==> flow/design.v <==
module am2930(i, ien_, cc_, d, re_, cn, ci, oe_, cp, p_, g_, cn4, ci4, full_, empty_, y);
input [4:0] i;
input ien_, cc_;
input [3:0] d;
input re_, cn, ci, oe_;
input cp;
output p_, g_, cn4, ci4;
output full_, empty_;
output [3:0] y;
reg [3:0] r;
reg [4:0] sp;
reg [3:0] stack[0:16];
reg [3:0] pc;
wire rce, oen;
wire push, pop;
wire [4:0] addout, incrout;
wire [3:0] rmux, amux, bmux, pcmux, stackmux;
wire [3:0] g, p;
genvar n;
function frsel(input [4:0] i, input rei);
begin
  if (rei=='b0)
    frsel = 'b1;  
  else 
    case (i)
    'b01000:   frsel = 'b0;  
    'b01001:   frsel = 'b0;  
    default: frsel = 'b1;  
    endcase
end
endfunction
function frce(input [4:0] i);
begin
  case (i)
  'b01000:   frce = 'b1;  
  'b01001:   frce = 'b1;  
  'b01010:   frce = 'b1;  
  default: frce = 'b0;  
  endcase
end
endfunction
function [3:0] famux(input [4:0] i, input [3:0] di, ri);
begin
    case (i)
    'b00010,   'b00110,  'b10000, 'b10101, 
    'b10110, 'b11011:               famux = ri;
    'b00011,   'b00100,  'b00101,  'b00111,
    'b01001, 'b10001, 'b10011, 'b10100,
    'b10111, 'b11001, 'b11010, 'b11101: famux = di;
    default:                    famux = 'b0000;
    endcase
end
endfunction
function [3:0] fbmux(input [4:0] i, input [3:0] ri, stki, pci);
begin
    case (i)
    'b00000, 'b00010,   'b00011,   'b10000, 
    'b10001, 'b10010, 'b10110, 'b10111,
    'b11000:                      fbmux = 'b0000;
    'b00100,  'b01001, 'b10011, 'b11001: fbmux = ri;
    'b00111,  'b01101, 'b11100,  'b11101: fbmux = stki; 
    default:                    fbmux = pci;
    endcase
end
endfunction
function fcen(input [4:0] i, input cni);
begin
    case (i)
    'b00100,  'b00101,  'b00110,  'b00111,
    'b01001, 'b10011, 'b10100, 'b10101,
    'b11001, 'b11010, 'b11011, 'b11101: fcen = cni;
    default:                    fcen = 'b0;
    endcase
end
endfunction
function foen(input [4:0] i, input oe);
begin
    if (i=='b11111 || oe=='b1)
        foen = 'b1;
    else
        foen = 'b0;
end
endfunction
function fpcmux(input [4:0] i);
begin
    if (i=='b00000 || i[4] == 'b1)
        fpcmux = 'b1;
    else
        fpcmux = 'b0;
end
endfunction
function fpush(input [4:0] i);
begin
    case (i)
    'b01011, 'b01100, 'b10110, 'b10111, 
    'b11000, 'b11001, 'b11010, 'b11011: fpush = 'b1;
    default:                    fpush = 'b0;
    endcase
end
endfunction
function fpop(input [4:0] i);
begin
    case (i)
    'b01101, 'b01110, 'b11100,  'b11101: fpop = 'b1;
    default:                    fpop = 'b0;
    endcase
end
endfunction
function fsmux(input [4:0] i);
begin
    if (i=='b01100)
        fsmux = 'b1;
    else
        fsmux = 'b0;
end
endfunction
function [4:0] finc(input [4:0] i, input cii);
begin
    case (i)
    'b01111, 'b11110, 'b11111: finc = 5'b00000;
    default:             finc = { 4'b0000, cii };
    endcase
end
endfunction
assign rmux = (frsel(i, re_)) ? d : addout[3:0];
assign rce = frce(i) | ~re_;
assign full_ = (sp != 'b10001) ? 'b1 : 'b0;
assign empty_= (sp != 'b00000) ? 'b1 : 'b0;
assign amux = { 1'b0, (i[4]=='b0 || cc_=='b0) ? famux(i, d, r) : pc };
assign bmux = { 1'b0, (i[4]=='b0 || cc_=='b0) ? fbmux(i, r, stack[sp], pc) : 4'b0000 };
assign addout = amux + bmux + { 4'b0000, fcen(i, cn) };
for (n=0; n<4; n=n+1) begin:adder
   and gx(g[n], amux[n], bmux[n]);
   or  px(p[n], amux[n], bmux[n]);
end
assign g_ = ~(g[3] + (p[3]&g[2]) | (p[3]&p[2]&g[1]) | (p[3]&p[2]&p[1]&g[0]));
assign p_ = ~(& p);
assign cn4 = addout[4];
assign y = (foen(i, oe_)) ? 4'bZZZZ : addout[3:0];
assign push = fpush(i);
assign pop  = fpop(i);
assign stackmux = fsmux(i) ? d : pc;
assign pcmux = (fpcmux(i)) ? addout[3:0] : pc;
assign incrout = { 1'b0, pcmux } + finc(i, ci);
assign ci4 = incrout[4];
always @(posedge(cp)) begin
    if (cp == 'b1) begin
        if (rce)
            r <= rmux;
        if (ien_ == 'b0) begin
            if (i=='b00000) begin 
                sp <= 'b00000;
            end
            if (push)
                stack[sp+1] <= stackmux;
            pc <= incrout[3:0];
        end
    end
end
always @(negedge(cp)) begin
    if (cp == 'b0) begin
        if (push && full_)               
            sp <= sp + 1;
        else if (pop && empty_)  
            sp <= sp - 1;
    end
end
endmodule
# Reports on am2930
# Tool output for the design above, in the order of the flow.
# Lines are those of the file above, counted from 1.
# Operators carry their Yosys type and port widths (W data, S select, Z words).
# Library cell names are shortened.
# A cell with n/a has no value.
# setup
top	am2930
clock	cp
cell_library	sky130hd
pvt_corner	tt_025C_1v80

# Word level
# Yosys after proc, flatten, opt, wreduce and memory -nomap, before mapping. Enables and synchronous resets that opt folds into registers are not counted as muxes. Memory bits, and registers merged into a memory's read port (data or address), are not among the register bits. Print and check cells are not counted. Equal cells are merged and count once.
# Yosys's memory passes give these memory sizes; they may raise the number of words (mostly to a power of two), join words into wider ones and drop unused or constant bits.
# classes
n_mux	22
n_reduce_logical	14
n_addsub	4
n_logic	21
equal	28
# op_table
cell	n
$eq A5 B5 Y1 const B	16
$mux W4	8
$eq A5 B4 Y1 const B	6
$reduce_or A12 Y1	2
$eq A5 B3 Y1 const B	4
$pmux W4 S3	1
$eq A5 B2 Y1 const B	2
$mux W1	10
$mux W5	2
$and A1 B1 Y1	9
$reduce_or A9 Y1	1
$reduce_or A4 Y1	2
$pmux W4 S2	1
$or A1 B1 Y1	7
$reduce_or A3 Y1	2
$reduce_or A6 Y1	1
$not A1 Y1	5
$add A4 B4 Y5	1
$add A4 B5 Y5	1
$add A5 B1 Y5	1
$logic_not A5 Y1	1
$reduce_and A4 Y1	1
$logic_or A1 B1 Y1	3
$reduce_or A2 Y1	1
$add A1 B1 Y1	1
# bits
output_inout_bits	10
memories	2
ramBits	68
elab_cells	93
ff_bits	8
in_bits	16
mem_bits_ro	32
# memory_table
memory	size	word_bits	read_ports	wr	line	rtl
stack	17	4	1	1	12	reg [3:0] stack[0:16];
(no name shown)	32	1	1	0	94	case (i)

# Depth
# Yosys ltp: most cells in a row. Word level: on the elaborated netlist, between registers, memories and ports. Mapped: between sequential cells and ports; inverters and the memories' decode and read muxes count.
# logic_depth
word_depth	10
ABC_AREA	0
mapped_depth	14
ltp_nobuf	12

# Netlist
# The flow's flattened synthesis, as Yosys stat reports it; memories are mapped. The netlist is that of the ABC_AREA named above (0 if unset); the other value can give another one.
# types
cell	n	area_total_um2
edfxtp_1	8	240.23
ha_1	10	125.12
a21oi_1	11	55.053
o21ai_0	11	55.053
o311a_1	5	50.048
nand2_1	13	48.797
a21o_1	6	45.043
a221o_1	4	40.038
fa_1	2	40.038
nand2b_1	6	37.536
a221oi_1	4	35.034
buf_6	3	33.782
mux2_4	2	30.029
o32ai_4	1	27.526
inv_1	7	26.275
xor2_1	3	26.275
a211oi_2	2	25.024
and3_1	4	25.024
# Not listed: further types 30, cells in them 50.
# mapped
buf_cells	12
sequential_area_um2	240.2
yosys_area_um2	1321.3
ff_cells	8
cell_count	152

# Worst setup path after synthesis
# Path of least setup slack by OpenSTA after synthesis, without wires, with an ideal clock, recovery checks aside; 20% of the period is set as input and as output delay. Where synthesis merged equal registers, the netlist keeps one of their names.
# synth_timing
kind	input -> output
start	input i[2]
end	output ci4
slack_ns	3.474
clock_period_ns	10.1
out_delay_ns	2.020
n_path_buf	1
path_stages	11
delay_ns	2.586
t_first_pin_ns	2.020
in_delay_ns	2.020
arrival_ns	4.606
t_required_ns	8.080
synth_period_reached_ns	6.626
# "delay_ns" = arrival - input delay + setup time.
# At an output port there is no setup time.
# "path_stages": output pins that drive a net of the path, with the launching flip-flop's if there is one; two outputs of one cell count as two.
# "synth_period_reached_ns" is the clock period less the worst setup slack; recovery checks do not enter. This is arithmetic on one report: input and output delays are still those of the set period (20% each).
# The rows between start and end are the longest chain of elaborated cells between them; the timing report does not say that the signal goes this way. Where chains are equally long, one stands for them.
# A line is the first line of the expression or statement that the cell stems from. Yosys adds cells for indexed reads and writes and turns some case tables into memories.
# synth_between
path_cell_list	buf_6 -> or2b_1 -> a211oi_2 -> o32ai_4 -> a221o_1 -> fa_1 -> inv_1 -> fa_1 -> o21ai_0 -> ha_1 -> o21a_1
elab_chain_cells	8
cone_cells	45
cone_classes	add/sub (3); eq/ne (25); mux (8); reduce/logical (9)
# synth_rtl
element	line	rtl
start: declaration	2	input [4:0] i;
$eq A5 B5 Y1	44	case (i)
$reduce_or A12 Y1	44
$pmux W4 S2	44
$mux W4	129	assign amux = { 1'b0, (i[4]=='b0 || cc_=='b0) ? famux(i, d, r) : pc };
$add A4 B4 Y5	131	assign addout = amux + bmux + { 4'b0000, fcen(i, cn) };
$add A5 B1 Y5	131
$mux W4	143	assign pcmux = (fpcmux(i)) ? addout[3:0] : pc;
$add A4 B5 Y5	144	assign incrout = { 1'b0, pcmux } + finc(i, ci);
end: declaration	7	output p_, g_, cn4, ci4;

# Path in the finished layout
# From the final timing report of run 1: the path of least setup slack in the routed layout; clock arrival at registers is part of the times.
# layout_timing
kind	input -> output
start	input i[3]
end	output ci4
clock_period_ns	4.54
slack_ns	0.07
in_delay_ns	0.91
t_required_ns	3.63
t_first_pin_ns	0.91
out_delay_ns	0.91
path_stages	13
n_path_buf	3
arrival_ns	3.56
# The rows between start and end are the longest chain of elaborated cells between them; the timing report does not say that the signal goes this way. Where chains are equally long, one stands for them.
# layout_between
path_cell_list	buf_6 -> buf_6 -> or2b_1 -> a211oi_4 -> o32ai_4 -> a221o_1 -> fa_2 -> inv_2 -> fa_2 -> o21ai_2 -> ha_2 -> o21a_1 -> buf_2
elab_chain_cells	8
cone_cells	45
cone_classes	add/sub (3); eq/ne (25); mux (8); reduce/logical (9)
# layout_rtl
element	line	rtl
start: declaration	2	input [4:0] i;
$eq A5 B5 Y1	44	case (i)
$reduce_or A12 Y1	44
$pmux W4 S2	44
$mux W4	129	assign amux = { 1'b0, (i[4]=='b0 || cc_=='b0) ? famux(i, d, r) : pc };
$add A4 B4 Y5	131	assign addout = amux + bmux + { 4'b0000, fcen(i, cn) };
$add A5 B1 Y5	131
$mux W4	143	assign pcmux = (fpcmux(i)) ? addout[3:0] : pc;
$add A4 B5 Y5	144	assign incrout = { 1'b0, pcmux } + finc(i, ci);
end: declaration	7	output p_, g_, cn4, ci4;

# am2930 through Yosys and OpenROAD on sky130hd: 2 stored runs, unordered, with their settings and measured results. The constraints put input and output delay at 20% of the set period each and load the outputs with 0.01 pF.
# "period_reached_ns" is the run's clock period less its worst setup slack. It is reckoned from that one timing run; input and output delays stay at 20% of the period that was set.
# "worst_path_ns" is the time allowed to the run's worst setup path (the clock period less input and output delay, where it has them) less its slack. Clock arrival times count: a late capture clock shortens it, a late launch clock lengthens it.
# "design_power_uw": no workload was simulated; the value follows from the tool's default switching activity.
# A setting shown as . is not set for that run.
# Among the results, . means that no value is shown for the run.
name,run 1,run 2
period_ns,4.54,3.62
CORE_UTILIZATION,37,43
SETUP_SLACK_MARGIN,0.61,0.98
PLACE_DENSITY_LB_ADDON,0.03,0.17
CORE_MARGIN,7,2
GPL_TIMING_DRIVEN,1,.
GPL_ROUTABILITY_DRIVEN,0,.
CTS_CLUSTER_SIZE,80,83
CAP_MARGIN,35,35
SLEW_MARGIN,20,20
CORE_ASPECT_RATIO,.,1.9
CELL_PAD_IN_SITES_DETAIL_PLACEMENT,.,1
TNS_END_PERCENT,.,40
ABC_AREA,.,1
MIN_ROUTING_LAYER,.,met1
yosys_chip_area_um2,1321.3,.
worst_path_ns,2.66,.
worst_path_kind,input -> output,.
final_hold_ws_ns,0.808,.
design_power_uw,611.4,.
period_reached_ns,4.471,.
final_stdcell_area_um2,2224.6,.
final_setup_tns_ns,0.000,.
worst_setup_slack_ns,0.069,.
die_um2,5439.8,.
util_pct,65.6,.
# Run 2: no final report: clock tree synthesis broke off with DPL-0033
