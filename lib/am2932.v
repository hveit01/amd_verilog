==> flow/design.v <==
module am2932(i, d, cn, ci, oe_, cp, cn4, ci4, full_, y);
input [3:0] i;
input [3:0] d;
input cn, ci, oe_;
input cp;
output cn4, ci4;
output full_;
output [3:0] y;
reg [3:0] r;
reg [4:0] sp;
reg [3:0] stack[0:16];
reg [3:0] pc;
wire rce, oen;
wire push, pop;
wire [4:0] addout, incrout;
wire [3:0] rmux, amux, bmux, pcmux, stackmux;
wire empty_;  
genvar n;
function frsel(input [3:0] i);
begin
  case (i)
  'b1010:   frsel = 'b0;  
  default: frsel = 'b1;  
  endcase
end
endfunction
function frce(input [3:0] i);
begin
  case (i)
  'b1010:   frce = 'b1;  
  'b1111:   frce = 'b1;  
  default: frce = 'b0;  
  endcase
end
endfunction
function [3:0] famux(input [3:0] i, input [3:0] di, ri);
begin
    case (i)
    'b1000,   'b1001,  'b1011, 
    'b1100, 'b1101, 'b1110:  famux = ri;
    'b0101:                famux = di;
    default:              famux = 'b0000;
    endcase
end
endfunction
function [3:0] fbmux(input [3:0] i, input [3:0] ri, stki, pci);
begin
    case (i)
    'b0000, 'b1000,  'b1011, 
    'b0101, 'b1101:         fbmux = 'b0000;
    'b0011, 'b0111:          fbmux = stki;
    default:              fbmux = pci;
    endcase
end
endfunction
function fcen(input [3:0] i, input cni);
begin
    case (i)
    'b1001, 'b1100,'b1110:    fcen = cni;
    default:              fcen = 'b0;
    endcase
end
endfunction
function foen(input [3:0] i, input oe);
begin
    if (i=='b0001 || oe=='b1)
        foen = 'b1;
    else
        foen = 'b0;
end
endfunction
function fpcmux(input [3:0] i);
begin
    case (i)
    'b0000, 'b0101, 'b0111,  'b1011,
    'b1100, 'b1101, 'b1110:        fpcmux = 'b1;
    default:                    fpcmux = 'b0;
    endcase
end
endfunction
function fpush(input [3:0] i);
begin
    case (i)
    'b0110, 'b0010, 'b1101, 
    'b1110:                fpush = 'b1;
    default:              fpush = 'b0;
    endcase
end
endfunction
function fpop(input [3:0] i);
begin
    fpop = ~i[3] & i[1] & i[0];  
end
endfunction
function fsmux(input [3:0] i);
begin
    fsmux = (i=='b0010) ? 'b1 : 'b0;
end
endfunction
function [4:0] finc(input [4:0] i, input cii);
begin
    finc = (i=='b0001) ? 5'b00000 : { 4'b0000, cii };
end
endfunction
assign rmux = (frsel(i)) ? d : addout[3:0];
assign rce = frce(i);
assign full_ = (sp != 'b10001) ? 'b1 : 'b0;
assign empty_= (sp != 'b00000) ? 'b1 : 'b0;
assign amux = { 1'b0, famux(i, d, r) };
assign bmux = { 1'b0, fbmux(i, r, stack[sp-1], pc) };
assign addout = amux + bmux + { 4'b0000, fcen(i, cn) };
assign cn4 = addout[4];
assign y = (foen(i, oe_)) ? 4'bZZZZ : addout[3:0];
assign push = fpush(i);
assign pop  = fpop(i);
assign stackmux = fsmux(i) ? d : pc;
assign pcmux = (fpcmux(i)) ? addout[3:0] : pc;
assign incrout = { 1'b0, pcmux } + finc(i, ci);
assign ci4 = incrout[4];
always @(posedge(cp)) begin
    if (cp == 'b1) begin
        if (rce)
            r <= rmux;
        if (i=='b0000) begin 
            sp <= 'b00000;
        end
        if (push)
            stack[sp] <= stackmux;
        pc <= incrout[3:0];
    end
end
always @(negedge(cp)) begin
    if (cp == 'b0) begin
        if (push && full_)       
            sp <= sp + 1;
        else if (pop && empty_)  
            sp <= sp - 1;
    end
end
endmodule
Tool chain data of am2932
The steps from the RTL of am2932 to its reports follow in flow order.
Line numbers count from 1 in the design file above.
Operators carry their Yosys type and port widths (W data, S select, Z words).
Cell names lack the library's common part.
{ "setup": {"top": "am2932", "clock_port": "cp", "cell_library": "sky130hd", "lib_corner": "tt_025C_1v80"} }

Word-level counts
Source: Yosys, flattened and elaborated, memories not mapped. Widths are those after wreduce; folded enables and synchronous resets count as part of the registers. Registers that Yosys merges into a memory's read port (data or address) are not register bits. Print and check cells do not count. Equal cells are merged and count once.
Yosys's memory passes give these memory sizes; they may raise the number of words (mostly to a power of two), join words into wider ones and drop unused or constant bits.
{ "bits": {"ramBits": 68, "memories": 1, "reg_bits": 8, "inputBits": 12, "output_inout_bits": 7, "word_cells": 45} }
{ "mem_list": {"columns": ["name", "size", "width", "rd", "write_ports", "line_no", "source"], "rows": [
  ["stack", 17, 4, 1, 1, 11, "reg [3:0] stack[0:16];"]
]} }
{ "classes": {"addsub": 3, "muxes": 16, "equal": 14, "reduce_logical": 9} }
{ "ops": {"columns": ["operator", "n"], "rows": [
  ["$eq A4 B4 Y1 const B", 8],
  ["$mux W4", 5],
  ["$pmux W4 S2", 2],
  ["$eq A4 B3 Y1 const B", 3],
  ["$eq A4 B2 Y1 const B", 2],
  ["$mux W1", 8],
  ["$reduce_or A7 Y1", 1],
  ["$reduce_or A6 Y1", 1],
  ["$add A4 B4 Y5", 1],
  ["$add A4 B5 Y5", 1],
  ["$add A5 B1 Y5", 1],
  ["$reduce_or A5 Y1", 1],
  ["$mux W5", 1],
  ["$reduce_or A2 Y1", 2],
  ["$eq A4 B1 Y1 const B", 1],
  ["$logic_not A4 Y1", 1],
  ["$reduce_or A4 Y1", 1],
  ["$reduce_or A3 Y1", 1],
  ["$logic_or A1 B1 Y1", 1]
]} }

Depth
Depth = most cells in a row (Yosys ltp): at word level without a register or memory, in the mapped netlist without a sequential cell, where the memories' decode and read muxes count.
{ "logic_depth": {"ltp_word": 7, "abc_area": 1, "depth_mapped": 15, "ltp_nobuf": 15} }

Mapped cells and area
Source: synth_stat.txt of the flow (Yosys; design flattened, memories mapped). It holds for the ABC_AREA given above (unset counts as 0); a run with the other value may have another netlist.
{ "types": {"columns": ["cell_type", "n", "area_total_um2"], "rows": [
  ["edfxtp_1", 4, 120.115],
  ["nand2_1", 29, 108.854],
  ["dfxtp_1", 4, 80.077],
  ["inv_1", 21, 78.826],
  ["ha_1", 5, 62.56],
  ["fa_1", 2, 40.038],
  ["nand3_1", 8, 40.038],
  ["o21ai_0", 8, 40.038],
  ["nand2_2", 6, 37.536],
  ["nor2_1", 9, 33.782],
  ["a21boi_0", 2, 15.014],
  ["o21bai_1", 2, 15.014],
  ["nand4_2", 1, 12.512],
  ["nor2_2", 2, 12.512],
  ["nor2_4", 1, 11.261],
  ["a21oi_1", 2, 10.01],
  ["o2111ai_1", 1, 8.758],
  ["xnor2_1", 1, 8.758]
]} }
Other cell types: 7; their cells: 7.
{ "synth_totals": {"mapped_cells": 115, "seq_area_um2": 200.2, "buf_cells": 1, "flip_flops": 8, "synth_area_um2": 778.2} }

Path before layout
Source: OpenSTA report_checks on the synthesized netlist (no wires, ideal clock, input and output delay 20% of the period each), path of least setup slack; recovery checks are left aside. Register names are those of the netlist, which keeps one name where synthesis merged equal registers.
{ "synth_timing": {"path_type": "input to output", "from": "input port i[3]", "to": "output port ci4", "output_delay_ns": 1.188, "arrival_ns": 3.307, "launch_ns": 1.188, "n_path_buf": 0, "clock_period_ns": 5.94, "input_delay_ns": 1.188, "required_ns": 4.752, "delay_ns": 2.119, "setup_slack_ns": 1.445, "stages": 12, "synth_period_reached_ns": 4.495} }
"delay_ns" is the arrival time less input delay plus setup time.
A path that ends at an output port has no setup time.
"stages": output pins that drive a net of the path, with the launching flip-flop's if there is one; two outputs of one cell count as two.
"synth_period_reached_ns" = period - worst setup slack (recovery checks aside). The figure is calculated, with input and output delays left at 20% of the set period.
The rows between start and end are the longest chain of elaborated cells between them; the timing report does not say that the signal goes this way. Where chains are equally long, one stands for them.
A line is the first line of the expression or statement that the cell stems from. Yosys adds cells for indexed reads and writes and turns some case tables into memories.
{ "synth_between": {"cell_sequence": "inv_1 > nor2_1 > nand2_1 > o2111ai_1 > nor2_1 > fa_1 > fa_1 > nand2_1 > nand2_2 > ha_1 > nand2_1 > nor2_1", "elab_chain_cells": 7, "cells_between": 25, "cone_classes": "3 x add/sub; 10 x eq/ne; 6 x mux; 6 x reduce/logical"} }
{ "synth_lines": {"columns": ["element", "line_no", "source"], "rows": [
  ["from (decl)", 2, "input [3:0] i;"],
  ["$eq A4 B4 Y1", 38, "case (i)"],
  ["$reduce_or A6 Y1", 38, null],
  ["$pmux W4 S2", 38, null],
  ["$add A4 B4 Y5", 111, "assign addout = amux + bmux + { 4'b0000, fcen(i, cn) };"],
  ["$add A5 B1 Y5", 111, null],
  ["$mux W4", 117, "assign pcmux = (fpcmux(i)) ? addout[3:0] : pc;"],
  ["$add A4 B5 Y5", 118, "assign incrout = { 1'b0, pcmux } + finc(i, ci);"],
  ["to (decl)", 6, "output cn4, ci4;"]
]} }
Some nets on the timed path still bear RTL names; the line given drives or declares the net.
{ "synth_nets": {"columns": ["net", "line_no", "source"], "rows": [
  ["y[1]", 113, "assign y = (foen(i, oe_)) ? 4'bZZZZ : addout[3:0];"]
]} }

Timing after layout
Path of least setup slack in the final report of flow run 1 (OpenROAD, finished layout, wires in). Where an end is a register, its clock arrival counts in the times.
{ "layout_timing": {"path_type": "input to output", "from": "input port i[0]", "to": "output port ci4", "output_delay_ns": 0.92, "launch_ns": 0.92, "input_delay_ns": 0.92, "setup_slack_ns": 0.56, "stages": 15, "clock_period_ns": 4.59, "n_path_buf": 4, "arrival_ns": 3.11, "required_ns": 3.67} }
The rows between start and end are the longest chain of elaborated cells between them; the timing report does not say that the signal goes this way. Where chains are equally long, one stands for them.
{ "layout_between": {"cell_sequence": "buf_6 > buf_8 > inv_12 > nor2_4 > buf_6 > o2111ai_4 > nor2_2 > fa_2 > fa_2 > nand2_2 > nand2_2 > ha_4 > nand2_4 > nor2_4 > buf_6", "elab_chain_cells": 7, "cells_between": 25, "cone_classes": "3 x add/sub; 10 x eq/ne; 6 x mux; 6 x reduce/logical"} }
{ "layout_lines": {"columns": ["element", "line_no", "source"], "rows": [
  ["from (decl)", 2, "input [3:0] i;"],
  ["$eq A4 B4 Y1", 38, "case (i)"],
  ["$reduce_or A6 Y1", 38, null],
  ["$pmux W4 S2", 38, null],
  ["$add A4 B4 Y5", 111, "assign addout = amux + bmux + { 4'b0000, fcen(i, cn) };"],
  ["$add A5 B1 Y5", 111, null],
  ["$mux W4", 117, "assign pcmux = (fpcmux(i)) ? addout[3:0] : pc;"],
  ["$add A4 B5 Y5", 118, "assign incrout = { 1'b0, pcmux } + finc(i, ci);"],
  ["to (decl)", 6, "output cn4, ci4;"]
]} }

Design am2932 on sky130hd. What follows are 2 stored runs of the flow, each under its own settings; their order means nothing. The constraints put input and output delay at 20% of the set period each and load the outputs with 0.01 pF.
"period_reached_ns": clock period set for the run, less the worst setup slack. It is reckoned from that one timing run; input and output delays stay at 20% of the period that was set.
[
  {
    "run": "flow run 1",
    "settings": { "period_ns": 4.59, "CORE_UTILIZATION": 28, "SETUP_SLACK_MARGIN": 1.31, "HOLD_SLACK_MARGIN": -0.01, "CORE_ASPECT_RATIO": 1.36, "TNS_END_PERCENT": 35, "ABC_AREA": 1, "GPL_ROUTABILITY_DRIVEN": 0, "CTS_CLUSTER_SIZE": 22, "MIN_ROUTING_LAYER": "met2", "MAX_ROUTING_LAYER": "met4", "CAP_MARGIN": 20, "CORE_MARGIN": 2, "SLEW_MARGIN": 20 },
    "results": { "yosys_chip_area_um2": 778.2, "setup_tns_ns": 0.000, "period_reached_ns": 4.031, "final_setup_ws_ns": 0.559, "final_die_area_um2": 3221.9, "holdWs_ns": 0.618, "finalCellArea_um2": 1382.6 }
  },
  {
    "run": "flow run 2",
    "settings": { "period_ns": 4.53, "CAP_MARGIN": 20, "CORE_MARGIN": 2, "CORE_UTILIZATION": 40, "SLEW_MARGIN": 20 },
    "results": { "yosys_chip_area_um2": 792.0, "setup_tns_ns": 0.000, "period_reached_ns": 4.389, "final_setup_ws_ns": 0.141, "final_die_area_um2": 2351.8, "holdWs_ns": 0.609, "finalCellArea_um2": 1197.4 }
  }
]
