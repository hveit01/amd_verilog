==> flow/design.v <==
`timescale 1ns /100ps
module am2910(din,
	cp, rld_, cc_, ccen_, i, cin, oe_,
	full_, pl_, map_, vect_, y);
input [11:0] din;
input cp, rld_, cc_, ccen_;
input [3:0] i;
input cin, oe_;
output full_, pl_, map_, vect_;
output [11:0] y;
reg [11:0] ctreg;
reg [11:0] upc;
reg [11:0] stack[0:5];
reg [2:0] sp;
reg [11:0] incin;
reg [11:0] f;
reg [2:0] muxop;
reg [1:0] regop;
reg [1:0] stkop;
reg [2:0] enaop;
wire cc;
wire rzero;
initial begin
	sp <= 3'b010;
	enaop <= 3'b011;
end
assign cc = ccen_ | ~cc_;
assign rzero = |ctreg;   
always @(i or cc or rzero) begin
	muxop = 3'b001;
	stkop = 2'b01;
	regop = 2'b00;
	enaop = 3'b011;
	casex ( {rzero, cc, i} )
	6'bxx0000: 		begin
					muxop = 3'b100;
					stkop = 2'b00;
				end
	6'bxx0010:		begin
					muxop = 3'b000;
					enaop = 3'b101;
				end
	6'bx10011, 6'bx10111:
				begin
					muxop = 3'b000;
				end
	6'bx00100:	begin
					stkop = 2'b10;
				end
	6'bx10100:	begin
					stkop = 2'b10;
					regop = 2'b01; 
				end
	6'bx00101:	begin
					muxop = 3'b010;
					stkop = 2'b10;
				end
	6'bx10101, 6'bx10001:
				begin
					muxop = 3'b000;
					stkop = 2'b10;
				end
	6'bx10110:		begin
					muxop = 3'b000;
					enaop = 3'b110;
				end
	6'bx00111:		begin
					muxop = 3'b010;
				end
	6'b1x1000, 6'b101111:
				begin
					muxop = 3'b011;
					regop = 2'b10;					
				end
	6'b1x1001:		begin
					muxop = 3'b000;
					regop = 2'b10;
				end
	6'bx11010:	begin
					muxop = 3'b011;
					stkop = 2'b11;					
				end
	6'bx01101:	begin
					muxop = 3'b011;
				end
	6'b001111:
				begin
					muxop = 3'b000;
					stkop = 2'b11;
				end
	6'bx11011:
				begin
					muxop = 3'b000;
					stkop = 2'b11;
				end
	6'bxx1100:		begin
					regop = 2'b01;
				end
	6'bx11101, 6'b0x1000, 6'b011111:
				begin
					stkop = 2'b11;
				end
	6'b111111:
				begin
					stkop = 2'b11;
					regop = 2'b10;
				end
	default:	;
	endcase
end
assign pl_   = enaop[2];
assign map_  = enaop[1];
assign vect_ = enaop[0];
assign full_ = (sp==3'b101) ? 1'b0 : 1'b1;
always @(posedge cp) begin
	if (cp==1'b1) begin
		if (regop==2'b01 || rld_==1'b0) begin
			ctreg = din;
		end else if (regop==2'b10) begin
			ctreg = ctreg - 1;
		end;
		case (muxop)  
		3'b000:   incin = din;
		3'b001:  incin = upc;
		3'b010:   incin = ctreg;
		3'b011:   incin = stack[sp];
		default: incin = 12'b0000_0000_0000;
		endcase;
		case (stkop)
		2'b10: 	begin
						sp = (full_==1'b0) ? sp : (sp+3'b001);
						stack[sp] = upc;
					end
		2'b11:	begin
						f = stack[sp];
						sp = (sp==3'b000) ? sp : (sp-3'b001);
					end
		2'b00:	begin
						sp = 3'b000;
					end
		default		;			
		endcase;
		upc =  incin + { 11'b000_0000_0000, cin };
	end
end
assign y = (oe_==1'b0) ? incin : 12'bzzzz_zzzz_zzzz;					
endmodule
# From RTL to reports: am2910
# What the tools print for am2910, step after step.
# Lines are those of the file above, counted from 1.
# Operators: Yosys type, input widths -> output width; for muxes data width and select width s.
# Library cell names are shortened.
# A cell with n/a has no value.
# setup
design,am2910
clock_port,cp
lib,sky130hd
lib_corner,tt_025C_1v80

# Elaborated design
# Counts by Yosys on the flattened word-level netlist (proc, flatten, opt, wreduce). Print and check cells are left out. Cells with the same type and inputs are merged into one.
# bits
reg_bits,111
latch_bits,0
ramBits,0
rom_bits,0
clocked_rd_ports_x_width,0
n_memories,0
inputBits,22
out_inout_bits,16
elab_cells,92
# classes
n_addsub,4
n_mul,0
div_mod_pow,0
n_cmp,0
eq_ne,40
n_shift,0
n_mux,13
bitwise,3
reduce_logical,22
# ops
cell,n
$pmux 12 s6,1
$eq 5x5->1 const B,11
$pmux 12 s4,1
$mux 12,3
$eq 3x2->1 const B,6
$eq 5x3->1 const B,3
$reduce_and 2->1,7
$add 12x1->12,1
$sub 12x1->12 const B,1
$reduce_or 12->1,1
$eq 3x3->1 const B,4
$eq 6x6->1 const B,2
$pmux 3 s4,1
$eq 5x4->1 const B,2
$eq 3x1->1 const B,3
$logic_not 3->1,3
$reduce_or 9->1,1
$pmux 3 s3,1
$reduce_or 4->1,2
$reduce_or 7->1,1
$eq 2x2->1 const B,3
$eq 6x4->1 const B,1
$eq 6x5->1 const B,1
$pmux 3 s2,1
$pmux 2 s3,1
$mux 3,2
$reduce_or 5->1,1
$reduce_or 2->1,2
# Not listed: further kinds 14, cells in them 15.

# Longest topological paths
# Depth = most cells in a row (Yosys ltp): at word level without a register or memory, in the mapped netlist without a sequential cell, where the memories' decode and read muxes count.
# logic_depth
ltp_word,10
abc_area,0
mapped_depth,15
mapped_depth_nobuf,14

# Synthesis result
# Source: synth_stat.txt of the flow (Yosys; design flattened, memories mapped). It holds for the ABC_AREA given above (unset counts as 0); a run with the other value may have another netlist.
# Totals and module areas in this step are rounded.
# mapped
stdcells,411
mapped_area_um2,5086
seq_area_um2,2973
ff_cells,111
buffers,19
# by_type
cell,n,type_area_um2
edfxtp_1,75,2252.16
dfxtp_1,36,720.691
ha_1,15,187.68
nand2_1,41,153.898
o21ai_0,24,120.115
a222oi_1,11,110.106
xnor2_1,10,87.584
nand3_1,16,80.077
xor2_1,9,78.826
o211ai_1,10,75.072
nor2_1,19,71.318
a32oi_1,8,70.067
a22o_1,6,52.55
nor3b_2,4,50.048
a22oi_1,6,45.043
nor3_1,9,45.043
nand2b_1,7,43.792
a31oi_1,6,37.536
# Not listed: further types 46, cells in them 99.

# Worst setup path after synthesis
# Path of least setup slack by OpenSTA after synthesis, without wires, with an ideal clock, recovery checks aside; 20% of the period is set as input and as output delay. Where synthesis merged equal registers, the netlist keeps one of their names.
# synth_timing
path_type,in2reg
startpoint,input port i[0]
endpoint,register stack[1][0]
clock_period_ns,4.63
in_delay_ns,0.926
setup_time_ns,0.396
launch_ns,0.926
arrival_time_ns,2.907
required_time_ns,4.234
path_slack_ns,1.327
delay_ns,2.377
stages,7
path_buffers,1
period_less_setup_slack_ns,3.303
# "delay_ns" is the arrival time less input delay plus setup time.
# "stages" counts driving pins, that of a launching flip-flop among them; a cell with two outputs on the path counts twice.
# "period_less_setup_slack_ns" = period - worst setup slack (recovery checks aside). The figure is calculated, with input and output delays left at 20% of the set period.
# The rows between start and end are the longest chain of elaborated cells between them; the timing report does not say that the signal goes this way. Where chains are equally long, one stands for them.
# Each line given opens the expression or statement behind the cell; cells for indexed reads and writes are added by Yosys, which also makes memories of some case tables.
# synth_via
cell_sequence,buf_4 > or3_1 > a31oi_1 > a31o_2 > ha_1 > nand3_1 > nor3_1
elab_chain_len,5
cells_between,18
cone_lines,2
cone_classes,eq/ne: 13; mux: 1; reduce/logical: 4
# synth_rtl
element,line,text
start: declaration,7,input [3:0] i;
$eq 6x6->1,34,"casex ( {rzero, cc, i} )"
$reduce_or 7->1,n/a,
$pmux 2 s3,34,
$eq 2x2->1,129,case (stkop)
$reduce_and 2->1,n/a,
end: assignment,132,stack[sp] = upc;
end: declaration,13,reg [11:0] stack[0:5];

# Worst path after layout
# Path of least setup slack in the final report of run 1 (OpenROAD, finished layout, wires in). Where an end is a register, its clock arrival counts in the times.
# layout_timing
path_type,in2reg
startpoint,input port i[2]
endpoint,register upc[10]
clock_period_ns,3.61
in_delay_ns,0.72
setup_time_ns,0.07
launch_ns,0.72
arrival_time_ns,3.70
required_time_ns,3.89
path_slack_ns,0.19
stages,13
path_buffers,1
# The rows between start and end are the longest chain of elaborated cells between them; the timing report does not say that the signal goes this way. Where chains are equally long, one stands for them.
# layout_via
cell_sequence,clkdlybuf4s50_1 > nor3b_2 > nor2_4 > nor2_4 > xnor2_1 > o21ai_0 > nand2_1 > nand2_1 > ha_1 > ha_1 > nand3_1 > nor3_1 > xor2_1
elab_chain_len,8
cells_between,37
cone_lines,5
cone_classes,add/sub: 1; eq/ne: 23; mux: 5; reduce/logical: 8
# layout_rtl
element,line,text
start: declaration,7,input [3:0] i;
$eq 6x6->1,34,"casex ( {rzero, cc, i} )"
$reduce_or 4->1,n/a,
$pmux 2 s2,34,
$eq 2x2->1,119,end else if (regop==2'b10) begin
$mux 12,119,
$mux 12,117,if (regop==2'b01 || rld_==1'b0) begin
$pmux 12 s4,122,case (muxop)
$add 12x1->12,143,"upc = incin + { 11'b000_0000_0000, cin };"
end: assignment,143,
end: declaration,12,reg [11:0] upc;

# Flow measurements of am2910 on sky130hd: 2 stored runs with different settings, listed in no order. Input and output delays are each 20% of the period that was set; the output load is 0.01 pF.
# "clock_period_reached_ns": clock period set for the run, less the worst setup slack. It is reckoned from that one timing run; input and output delays stay at 20% of the period that was set.
# "worst_path_time_ns" = time allowed to the worst setup path (clock period - input delay - output delay, where it has them) - its slack; a late launch clock adds to it, a late capture clock takes from it.
# "fin_power_w" rests on the timing tool's default activity at the inputs, not on a simulated workload.
# Values from the reports are rounded here.
# Settings: . = not set for that run.
name,run 1,run 2
period_ns,3.61,2.69
CORE_UTILIZATION,38,40
SETUP_SLACK_MARGIN,-0.36,.
PLACE_DENSITY,0.93,.
CORE_ASPECT_RATIO,1.12,.
CORE_MARGIN,2,2
CTS_CLUSTER_SIZE,43,.
CAP_MARGIN,15,20
SLEW_MARGIN,20,20
post_synth_area_um2,5086,5086
worst_path_time_ns,2.70,2.82
worst_path_kind,in2reg,reg2reg
final_cell_area_um2,6151,7197
die_footprint_um2,14330,13630
worstSetupSlack_ns,0.190,-0.126
fin_tns_ns,0.000,-0.542
fin_hold_ws_ns,0.537,0.542
clock_period_reached_ns,3.420,2.816
fin_power_w,0.003523,0.005091
